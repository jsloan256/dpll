==> flow/design.v <==
`timescale 1ns / 1ps
module dpll
(
   input clk,               
   input reset,             
   input clk_fin,           
   output reg clk_fout,     
   output reg clk8x_fout    
);
   reg k_count_enable = 0;
   reg [7:0] k_count;
   reg k_count_down = 1;       
   reg k_count_borrow = 0;
   reg k_count_carry = 0;
   reg id_increment = 0;
   reg id_decrement = 0;
   reg id_increment_done = 0;
   reg id_decrement_done = 0;
   reg id_out = 0;
   reg [6:0] n_count;
   always@(*) begin
      k_count_enable = clk_fin ^ clk_fout;
   end
   always@(posedge clk) begin
      if (reset == 1'b1) begin
         k_count <= 0;
      end
      else if (k_count_enable == 1) begin
         if (k_count_down == 0) begin
            k_count <= k_count + 1;
            if (k_count == 16'hFF) begin
               k_count_carry <= 1;
            end
            else begin
               k_count_carry <= 0;
            end
         end
         else begin
            k_count <= k_count - 1;
            if (k_count == 16'h00) begin
               k_count_borrow <= 1;
            end
            else begin
               k_count_borrow <= 0;
            end
         end
      end
      else begin
         k_count_carry <= 0;
         k_count_borrow <= 0;
      end
   end
   always@(posedge clk) begin
      if (reset == 1'b1) begin
         id_increment <= 0;
      end
      else if ((id_increment == 0) && (k_count_carry == 1)) begin
         id_increment <= 1;
      end
      else if (id_increment_done == 1) begin
         id_increment <= 0;
      end
   end
   always@(posedge clk) begin
      if (reset == 1'b1) begin
         id_decrement <= 0;
      end
      else if ((id_decrement == 0) && (k_count_borrow == 1)) begin
         id_decrement <= 1;
      end
      else if (id_decrement_done == 1) begin
         id_decrement <= 0;
      end
   end
   always@(posedge clk) begin
      if (reset == 1'b1) begin
         id_out <= 0;
         id_increment_done <= 0;
         id_decrement_done <= 0;
      end
      else if (id_out == 0) begin
         if (id_decrement == 1) begin
            id_out <= 0;
            id_decrement_done <= 1;
         end
         else begin
            id_out <= 1;
            id_decrement_done <= 0;
         end
      end
      else if (id_out == 1) begin
         if (id_increment == 1) begin
            id_out <= 1;
            id_increment_done <= 1;
         end
         else begin
            id_out <= 0;
            id_increment_done <= 0;
         end
      end
   end
   always@(posedge clk) begin
      if (reset == 1'b1) begin
         n_count <= 0;
      end
      else if (id_out == 1) begin
         n_count <= n_count + 1;
      end
   end
   always@(*) begin
      clk_fout       = n_count[6];
      clk8x_fout     = n_count[3];
      k_count_down   = !n_count[5];
   end
endmodule
interface dpll_if ();
   logic clk;               
   logic reset;             
   logic clk_fin;           
   logic clk_fout;          
   logic clk8x_fout;        
endinterface
Step by step through the tools: dpll
What the tools print for dpll, step after step.
Line numbers count from 1 in the design file above.
Library cell names are shortened.
A cell with n/a has no value.

design
  top = dpll
  clock = clk
  standard-cell library = sky130hd
  corner = tt_025C_1v80

Word-level counts
Yosys after proc, flatten, opt, wreduce and memory -nomap, before mapping. Memory bits, and registers merged into a memory's read port (data or address), are not among the register bits. Print and check cells are not counted. Equal cells are merged and count once.

storage and ports
  register bits after elaboration = 22
  latch bits = 0
  memory bits (writable) = 0
  bits in read-only memories = 0
  word width x clocked read ports = 0
  memories = 0
  input port bits = 3
  output and inout bits = 2
  elaborated cells = 39

operators by class
  $add $sub $neg = 3
  multiply operators = 0
  div/mod/pow operators = 0
  magnitude comparators = 0
  eq/ne operators = 3
  shift-type cells = 0
  mux-type cells = 13
  bitwise gates (word level) = 4
  reductions and logical operators = 7

operator list
  kind                                               number
  2-to-1 mux 1 bit                                   12
  adder 8 x 1 -> 8 bit (second input constant)       1
  subtractor 8 x 1 -> 8 bit (second input constant)  1
  equality test 8 bit (second input constant)        1
  zero test 8 bit                                    1
  2-to-1 mux 8 bit                                   1
  adder 7 x 1 -> 7 bit (second input constant)       1
  inequality test 2 bit (second input constant)      2
  AND reduction 2 bit                                2
  nonzero test 2 bit                                 2
  NOT 1 bit                                          3
  logical AND 1 bit                                  2
  XOR 1 bit                                          1

Logic depth
Longest topological path by Yosys (ltp), each cell counted once; first at word level (registers and memories cut), then after technology mapping (sequential cells cut; the memories' decode and read muxes count).

logic depth
  depth after elaboration = 3
  ABC_AREA = 1
  mapped depth = 10

Netlist
The flow's flattened synthesis, as Yosys stat reports it; memories are mapped. The netlist is that of the ABC_AREA named above (0 if unset); the other value can give another one.

cell types
  cell      number  area in all (sq um)
  dfxtp_1   20      400.384
  nand2_1   36      135.13
  ha_1      7       87.584
  inv_1     23      86.333
  nor2_1    20      75.072
  o21ai_0   13      65.062
  edfxtp_1  2       60.058
  a21oi_1   11      55.053
  nand3_1   10      50.048
  nand3b_1  3       22.522
  fa_1      1       20.019
  nor3_1    4       20.019
  o211ai_1  2       15.014
  a211oi_2  1       12.512
  nand4_1   2       12.512
  or2_2     2       12.512
  buf_6     1       11.261
  nand2_4   1       11.261

Not listed: further types 7, cells in them 7.

mapped netlist
  standard cells after synthesis = 166
  synthesis area = 0.0012012 sq mm
  flip-flops = 22
  buffer cells = 3

Path before layout
OpenSTA on the mapped netlist: ideal clock, no wires. The path of least setup slack (recovery checks aside). Input and output delay are each 20% of the period. Register names are those of the netlist, which keeps one name where synthesis merged equal registers.

path after synthesis
  path type = register to register
  from = register n_count[5]
  to = register k_count[7]
  period = 1930 ps
  time at the first pin = 0 ps
  arrival = 1473 ps
  slack = 348 ps
  path delay = 1582 ps
  driving pins on the path = 10
  buffers on the path = 0
  period reached after synthesis = 1582 ps

"path delay" is the arrival time less input delay plus setup time.
"driving pins on the path": output pins that drive a net of the path, with the launching flip-flop's if there is one; two outputs of one cell count as two.
"period reached after synthesis" is the clock period less the worst setup slack; recovery checks do not enter. This is arithmetic on one report: input and output delays are still those of the set period (20% each).
The rows between start and end are the longest chain of elaborated cells between them; the timing report does not say that the signal goes this way. Where chains are equally long, one stands for them.
A line is the first line of the expression or statement that the cell stems from. Yosys adds cells for indexed reads and writes and turns some case tables into memories.
At most two assigning lines are given for a register; there are more.

on the way, after synthesis
  path through = dfxtp_1 inv_1 ha_1 or2_2 nand3_1 nand2_1 nand2_1 nand3_1 nand2_1 inv_1
  length of the longest elaborated chain = 1

ends and longest elaborated chain, after synthesis
  item                line  source
  start: declaration  20    reg [6:0] n_count;
  start: assignment   104   n_count <= 0;
  start: assignment   107   n_count <= n_count + 1;
  2-to-1 mux 8 bit    29    if (k_count_down == 0) begin
  end: assignment     30    k_count <= k_count + 1;
  end: assignment     39    k_count <= k_count - 1;
  end: declaration    11    reg [7:0] k_count;

Timing after layout
From the final timing report of job 1: the path of least setup slack in the routed layout; clock arrival at registers is part of the times.
The path's times are printed in steps of 10 ps; the period is the one set.

path after layout
  path type = register to register
  from = register n_count[5]
  to = register k_count[7]
  period = 2890 ps
  time at the first pin = 310 ps
  arrival = 2090 ps
  slack = 1040 ps
  driving pins on the path = 10
  buffers on the path = 0

The rows between start and end are the longest chain of elaborated cells between them; the timing report does not say that the signal goes this way. Where chains are equally long, one stands for them.
At most two assigning lines are given for a register; there are more.

on the way, after layout
  path through = dfxtp_1 inv_1 ha_1 or2_2 nand3_1 nand2_1 nand2_1 nand3_1 nand2_1 inv_1
  length of the longest elaborated chain = 1

ends and longest elaborated chain, after layout
  item                line  source
  start: declaration  20    reg [6:0] n_count;
  start: assignment   104   n_count <= 0;
  start: assignment   107   n_count <= n_count + 1;
  2-to-1 mux 8 bit    29    if (k_count_down == 0) begin
  end: assignment     30    k_count <= k_count + 1;
  end: assignment     39    k_count <= k_count - 1;
  end: declaration    11    reg [7:0] k_count;

Appendix: measured runs

Module dpll, platform sky130hd: 2 stored runs of the flow (Yosys, OpenROAD) with differing settings, in no particular order. Input and output delays are each 20% of the period that was set; the output load is 0.01 pF.
"achieved period": clock period set for the run, less the worst setup slack. It is reckoned from that one timing run; input and output delays stay at 20% of the period that was set.
"critical path time" = time allowed to the worst setup path (clock period - input delay - output delay, where it has them) - its slack; a late launch clock adds to it, a late capture clock takes from it.
"power" rests on the timing tool's default activity at the inputs, not on a simulated workload.
"critical path time" is given in steps of 10 ps.
Settings: - = not set for that run.

name                                     job 1                 job 2
period_ns                                2.89                  1.26
CORE_UTILIZATION                         38                    16
SETUP_SLACK_MARGIN                       -0.04                 -
CORE_MARGIN                              4                     5
TNS_END_PERCENT                          10                    90
ABC_AREA                                 1                     -
GPL_ROUTABILITY_DRIVEN                   1                     -
MIN_ROUTING_LAYER                        met2                  -
MAX_ROUTING_LAYER                        met4                  met4
CAP_MARGIN                               20                    20
SLEW_MARGIN                              20                    20
PLACE_DENSITY                            -                     0.63
HOLD_SLACK_MARGIN                        -                     0.02
CORE_ASPECT_RATIO                        -                     1.16
GPL_TIMING_DRIVEN                        -                     0
final utilization (%)                    43.8                  23.2
synthesis area (sq mm)                   0.0012012             0.0011561
worst setup slack after layout (ps)      1040                  -473
standard-cell area after layout (sq mm)  0.001325              0.0016403
post-route worst hold slack (ps)         447                   492
setup TNS (ps)                           0                     -1593
achieved period (ps)                     1850                  1733
critical path time (ps)                  1850                  1730
type of the worst setup path             register to register  register to register
power (uW)                               741.7                 2075
die footprint (sq mm)                    0.0041242             0.0090303
